==> flow/design.v <==
module vending_machine (
    input       clk,
    input       rstn,
    input [1:0] coin,
    input [3:0] keys,
    output [3:0]change,
    output [3:0]sell     
);
parameter g1 = 2'd1;
parameter g2 = 2'd2;
parameter g3 = 2'd3;
parameter coin1 = 2'b01;  
parameter coin5 = 2'b10;  
parameter timer = 8'd59;  
enum logic [2:0] { 
    IDLE,
    S1,
    S2,
    S3,
    S5
 } state;
logic       refund_key;  
logic [2:0] goods;       
logic [3:0] st_next;     
logic [3:0] st_cur;      
logic [7:0] count;       
logic [3:0] coins;       
logic       refund;      
logic [3:0] change_r;
logic [3:0] sell_r  ;
logic       error_r;
logic refund_reg1;
logic refund_reg2;
logic refund_p;
assign refund_key = keys[0];
assign change = refund_p?change_r:1'b0;
assign sell   = refund_p?sell_r:1'b0;
assign refund_p = refund_reg1&(!refund_reg2);
always_ff @( posedge clk ) begin 
    if (!rstn) begin
        st_cur <= IDLE;
    end else begin
        st_cur <= st_next;
    end
end
always_comb begin 
    if (refund_p)
        st_next <= IDLE;
    else
    case (st_cur)
        IDLE : 
            case (coin)
                coin1: st_next = S1;
                coin5: st_next = S5;
                default: st_next = IDLE;
            endcase
        S1 :
            case (coin)
                coin1: st_next = S2;
                default: st_next = S1;
            endcase
        S2 :
            case (coin)
                coin1: st_next = S3;
                default: st_next = S2;
            endcase
        S3 :
            case (coin)
                coin1: st_next = IDLE;
                default: st_next = S3;
            endcase
        S5 :
            case (coin)
                coin1: st_next = IDLE;
                default: st_next = S5;
            endcase
        default: st_next = IDLE;
    endcase
end
always_ff @( posedge clk ) begin 
    if (!rstn) begin
        change_r <= 1'b0;
        sell_r   <= 1'b0;
        error_r  <= 1'b0;
    end else if (refund_p) begin      
        change_r <= coins;
        sell_r   <= 1'b0;
    end else if (coins == goods) begin   
        change_r <= 1'b0;
        sell_r   <= goods;
    end else if (coins > goods)begin     
        change_r <= coins - goods;
        sell_r   <= goods;
    end else if (coins < goods)begin     
        change_r <= 1'b0;
        sell_r   <= 1'b0;
    end else begin
        change_r <= 1'b0;
    end
end
always_comb begin
    case (st_cur)
        IDLE: coins = 4'd0;
        S1: coins = 4'd1;
        S2: coins = 4'd2;
        S3: coins = 4'd3;
        S5: coins = 4'd5;
        default: coins = 4'b0;
    endcase
end
always_ff @( posedge clk ) begin 
    if (!rstn) begin
        count <= 8'b0;
    end else if ((count == timer)||refund_p) begin
        count <= 8'b0;
    end else 
        count <= count + 1;
end
always_ff @( posedge clk ) begin 
    if (!rstn) begin
        refund <= 1'b0;
    end else if ((count == timer)||refund_key||((coins >= goods)&&(goods != 1'b0)))
        refund <= 1'b1;
    else
        refund <= 1'b0;
end
always_ff @( posedge clk ) begin
    if (!rstn) begin
        refund_reg1 <= 1'b0;
        refund_reg2 <= 1'b0;
    end else begin
        refund_reg1 <= refund;
        refund_reg2 <= refund_reg1;
    end
end
always_comb begin
    case (keys[3:1])
        3'b001: goods = g1;
        3'b010: goods = g2;
        3'b100: goods = g3;
        default: goods = 3'b0;
    endcase
end
endmodule
From RTL to reports: vending_machine
What the tools print for vending_machine, step after step.
Lines are those of the file above, counted from 1.
Operators: Yosys type, input widths -> output width; for muxes data width and select width s.
Library cell names are shortened.
{"block": "design", "top_module": "vending_machine", "clock": "clk", "library": "sky130hd", "corner": "tt_025C_1v80"}

Word level
Counts by Yosys on the flattened word-level netlist (proc, flatten, opt, wreduce; memories kept). Register bits leave out memories and registers merged into their read ports (data or address). Print and check cells are left out. Cells with the same type and inputs are merged into one.
{"block": "word_totals", "reg_bits": 22, "ramBits": 0, "memories": 0, "word_cells": 52, "romBits": 0, "out_inout_bits": 8, "inputBits": 8, "latchBits": 0, "clocked_rd_ports_x_width": 0}
{"block": "classes", "addsub": 2, "compare": 3, "logic": 2, "muxes": 17, "div": 0, "shift": 0, "reduce_and_logical": 10, "eq_ne": 11, "multipliers": 0}
{"block": "ops", "operator": "$mux 4", "n": 4}
{"block": "ops", "operator": "$pmux 3 s5", "n": 1}
{"block": "ops", "operator": "$mux 3", "n": 5}
{"block": "ops", "operator": "$pmux 3 s4", "n": 1}
{"block": "ops", "operator": "$eq 4x2->1 const B", "n": 2}
{"block": "ops", "operator": "$add 8x1->8 const B", "n": 1}
{"block": "ops", "operator": "$eq 8x6->1 const B", "n": 1}
{"block": "ops", "operator": "$reduce_bool 3->1", "n": 2}
{"block": "ops", "operator": "$pmux 3 s2", "n": 1}
{"block": "ops", "operator": "$pmux 2 s3", "n": 1}
{"block": "ops", "operator": "$reduce_or 2->1", "n": 2}
{"block": "ops", "operator": "$eq 4x1->1 const B", "n": 1}
{"block": "ops", "operator": "$sub 4x3->4", "n": 1}
{"block": "ops", "operator": "$ge 4x3->1", "n": 1}
{"block": "ops", "operator": "$gt 4x3->1", "n": 1}
{"block": "ops", "operator": "$lt 4x3->1", "n": 1}
{"block": "ops", "operator": "$eq 4x3->1", "n": 1}
{"block": "ops", "operator": "$eq 4x3->1 const B", "n": 1}
{"block": "ops", "operator": "$logic_not 4->1", "n": 1}
{"block": "ops", "operator": "$mux 2", "n": 2}
{"block": "ops", "operator": "$logic_or 1x1->1", "n": 3}
{"block": "ops", "operator": "$eq 3x1->1 const B", "n": 1}
{"block": "ops", "operator": "$eq 3x2->1 const B", "n": 1}
{"block": "ops", "operator": "$eq 3x3->1 const B", "n": 1}
{"block": "ops", "operator": "$eq 2x1->1 const B", "n": 1}
{"block": "ops", "operator": "$eq 2x2->1 const B", "n": 1}
{"block": "ops", "operator": "$mux 1", "n": 2}
{"block": "ops", "operator": "$and 1x1->1", "n": 1}
Not listed: further kinds 3, cells in them 3.

Depth
Yosys ltp: most cells in a row. Word level: on the elaborated netlist, between registers, memories and ports. Mapped: between sequential cells and ports; inverters and the memories' decode and read muxes count.
{"block": "depth", "depth_word": 6, "abc_area": 1, "mapped_depth": 9, "depth_no_buf": 9}

Netlist
The flow's flattened synthesis, as Yosys stat reports it; memories are mapped. The netlist is that of the ABC_AREA named above (0 if unset); the other value can give another one.
Totals and module areas in this step are rounded.
{"block": "types", "cell_type": "dfxtp_1", "n": 22}
{"block": "types", "cell_type": "inv_1", "n": 28}
{"block": "types", "cell_type": "nand2_1", "n": 23}
{"block": "types", "cell_type": "ha_1", "n": 6}
{"block": "types", "cell_type": "nor2_1", "n": 17}
{"block": "types", "cell_type": "nand3_1", "n": 11}
{"block": "types", "cell_type": "nor2_2", "n": 6}
{"block": "types", "cell_type": "xor2_1", "n": 3}
{"block": "types", "cell_type": "nand2_4", "n": 2}
{"block": "types", "cell_type": "nor2_4", "n": 2}
{"block": "types", "cell_type": "fa_1", "n": 1}
{"block": "types", "cell_type": "a31oi_1", "n": 3}
{"block": "types", "cell_type": "buf_4", "n": 2}
{"block": "types", "cell_type": "inv_2", "n": 4}
{"block": "types", "cell_type": "o21ai_0", "n": 3}
{"block": "types", "cell_type": "o21ai_1", "n": 3}
{"block": "types", "cell_type": "o31ai_1", "n": 2}
{"block": "types", "cell_type": "nand4_1", "n": 2}
Other cell types: 8; their cells: 10.
{"block": "mapped", "ffs": 22, "buf_cells": 2, "area_um2": 1120, "mapped_cells": 150}

Path before layout
Path of least setup slack by OpenSTA after synthesis, without wires, with an ideal clock, recovery checks aside; 20% of the period is set as input and as output delay. Where synthesis merged equal registers, the netlist keeps one of their names.
{"block": "synth_path", "kind": "input to register", "from": "in keys[2]", "to": "reg change_r[0]", "in_delay_ns": 0.620, "path_buffers": 0, "t_required_ns": 3.026, "delay_ns": 1.363, "stages": 9, "slack_ns": 1.117, "arrival_time_ns": 1.909, "setup_ns": 0.074, "launch_ns": 0.620, "tclk_ns": 3.1, "synth_period_reached_ns": 1.983}
"delay_ns" = arrival - input delay + setup time.
"stages" counts driving pins, that of a launching flip-flop among them; a cell with two outputs on the path counts twice.
"synth_period_reached_ns" is the clock period less the worst setup slack; recovery checks do not enter. This is arithmetic on one report: input and output delays are still those of the set period (20% each).
The rows between start and end are the longest chain of elaborated cells between them; the timing report does not say that the signal goes this way. Where chains are equally long, one stands for them.
A line is the first line of the expression or statement that the cell stems from. Yosys adds cells for indexed reads and writes and turns some case tables into memories.
At most two assigning lines are given for a register; there are more.
{"block": "synth_via", "path_cell_list": "inv_1 -> a21oi_1 -> nor2_1 -> ha_1 -> fa_1 -> ha_1 -> o21ai_0 -> nand2_1 -> a31oi_1", "elab_chain_cells": 6, "cone_cells": 10, "cone_lines": 5}
{"block": "synth_rtl", "element": "start, declared", "line_no": 5, "rtl": "input [3:0] keys,"}
{"block": "synth_rtl", "element": "$eq 3x3->1", "line_no": 137, "rtl": "case (keys[3:1])"}
{"block": "synth_rtl", "element": "$pmux 2 s3", "line_no": 137}
{"block": "synth_rtl", "element": "$sub 4x3->4", "line_no": 92, "rtl": "change_r <= coins - goods;"}
{"block": "synth_rtl", "element": "$mux 4", "line_no": 91, "rtl": "end else if (coins > goods)begin"}
{"block": "synth_rtl", "element": "$mux 4", "line_no": 88, "rtl": "end else if (coins == goods) begin"}
{"block": "synth_rtl", "element": "$mux 4", "line_no": 85, "rtl": "end else if (refund_p) begin"}
{"block": "synth_rtl", "element": "end, assigned", "line_no": 86, "rtl": "change_r <= coins;"}
{"block": "synth_rtl", "element": "end, assigned", "line_no": 92}
{"block": "synth_rtl", "element": "end, declared", "line_no": 29, "rtl": "logic [3:0] change_r;"}

Timing after layout
Path of least setup slack in the final report of entry B (OpenROAD, finished layout, wires in). Where an end is a register, its clock arrival counts in the times.
{"block": "layout_path", "kind": "register to register", "from": "reg st_cur", "to": "reg change_r[0]", "arrival_time_ns": 1.77, "launch_ns": 0.31, "stages": 8, "t_required_ns": 1.73, "slack_ns": -0.04, "setup_ns": 0.06, "tclk_ns": 1.48, "path_buffers": 0}
An end named without its bit number is one bit of that signal or, where synthesis recoded a state register, one of its new flip-flops.
At most two assigning lines are given for a register; there are more.
{"block": "layout_via", "path_cell_list": "dfxtp_2 -> nor3_4 -> ha_4 -> fa_2 -> ha_4 -> o21ai_1 -> nand2_1 -> a31oi_1"}
{"block": "layout_rtl", "element": "start, declared", "line_no": 25, "rtl": "logic [3:0] st_cur;"}
{"block": "layout_rtl", "element": "start, assigned", "line_no": 41, "rtl": "st_cur <= IDLE;"}
{"block": "layout_rtl", "element": "start, assigned", "line_no": 43, "rtl": "st_cur <= st_next;"}
{"block": "layout_rtl", "element": "end, assigned", "line_no": 86, "rtl": "change_r <= coins;"}
{"block": "layout_rtl", "element": "end, assigned", "line_no": 92, "rtl": "change_r <= coins - goods;"}
{"block": "layout_rtl", "element": "end, declared", "line_no": 29, "rtl": "logic [3:0] change_r;"}
Chain of elaborated cells between the ends: none given.

Add stored flow runs of vending_machine

Flow measurements of vending_machine on sky130hd: 2 stored runs with different settings, listed in no order. Input and output delays are each 20% of the period that was set; the output load is 0.01 pF.
"worst_path_allowed_less_slack_ns" = time allowed to the worst setup path (clock period - input delay - output delay, where it has them) - its slack; a late launch clock adds to it, a late capture clock takes from it.
By "power_mw" is meant OpenSTA's value without simulated activity: inputs other than the clock are taken to toggle once in ten clock periods, and the tool carries that through the logic.
Measured values are rounded.

{"run": "entry A", "settings": { "period_ns": 1.74, "CORE_UTILIZATION": 67, "HOLD_SLACK_MARGIN": 0.02, "CORE_ASPECT_RATIO": 1.63, "CELL_PAD_IN_SITES_GLOBAL_PLACEMENT": 1, "TNS_END_PERCENT": 35, "ABC_AREA": 0, "GPL_ROUTABILITY_DRIVEN": 1, "CTS_CLUSTER_DIAMETER": 67, "SLEW_MARGIN": 10, "CAP_MARGIN": 20, "CORE_MARGIN": 2 }, "outcome": "unfinished; error GPL-0301 in placement"}
{"run": "entry B", "settings": { "period_ns": 1.48, "CORE_UTILIZATION": 38, "PLACE_DENSITY_LB_ADDON": 0.28, "TNS_END_PERCENT": 70, "ABC_AREA": 1, "GPL_TIMING_DRIVEN": 1, "CTS_CLUSTER_SIZE": 79, "CTS_CLUSTER_DIAMETER": 358, "SLEW_MARGIN": 20, "MIN_ROUTING_LAYER": "met1", "MAX_ROUTING_LAYER": "met5", "CAP_MARGIN": 20, "CORE_MARGIN": 2 }, "results": { "power_mw": 1.25, "ys_area_um2": 1120, "design.die.area_um2": 3400, "worst_path_allowed_less_slack_ns": 1.52, "critical_path_kind": "register to register", "fin_ws_ns": -0.037, "final_util_pct": 51.4, "finalCellArea_um2": 1430 }}
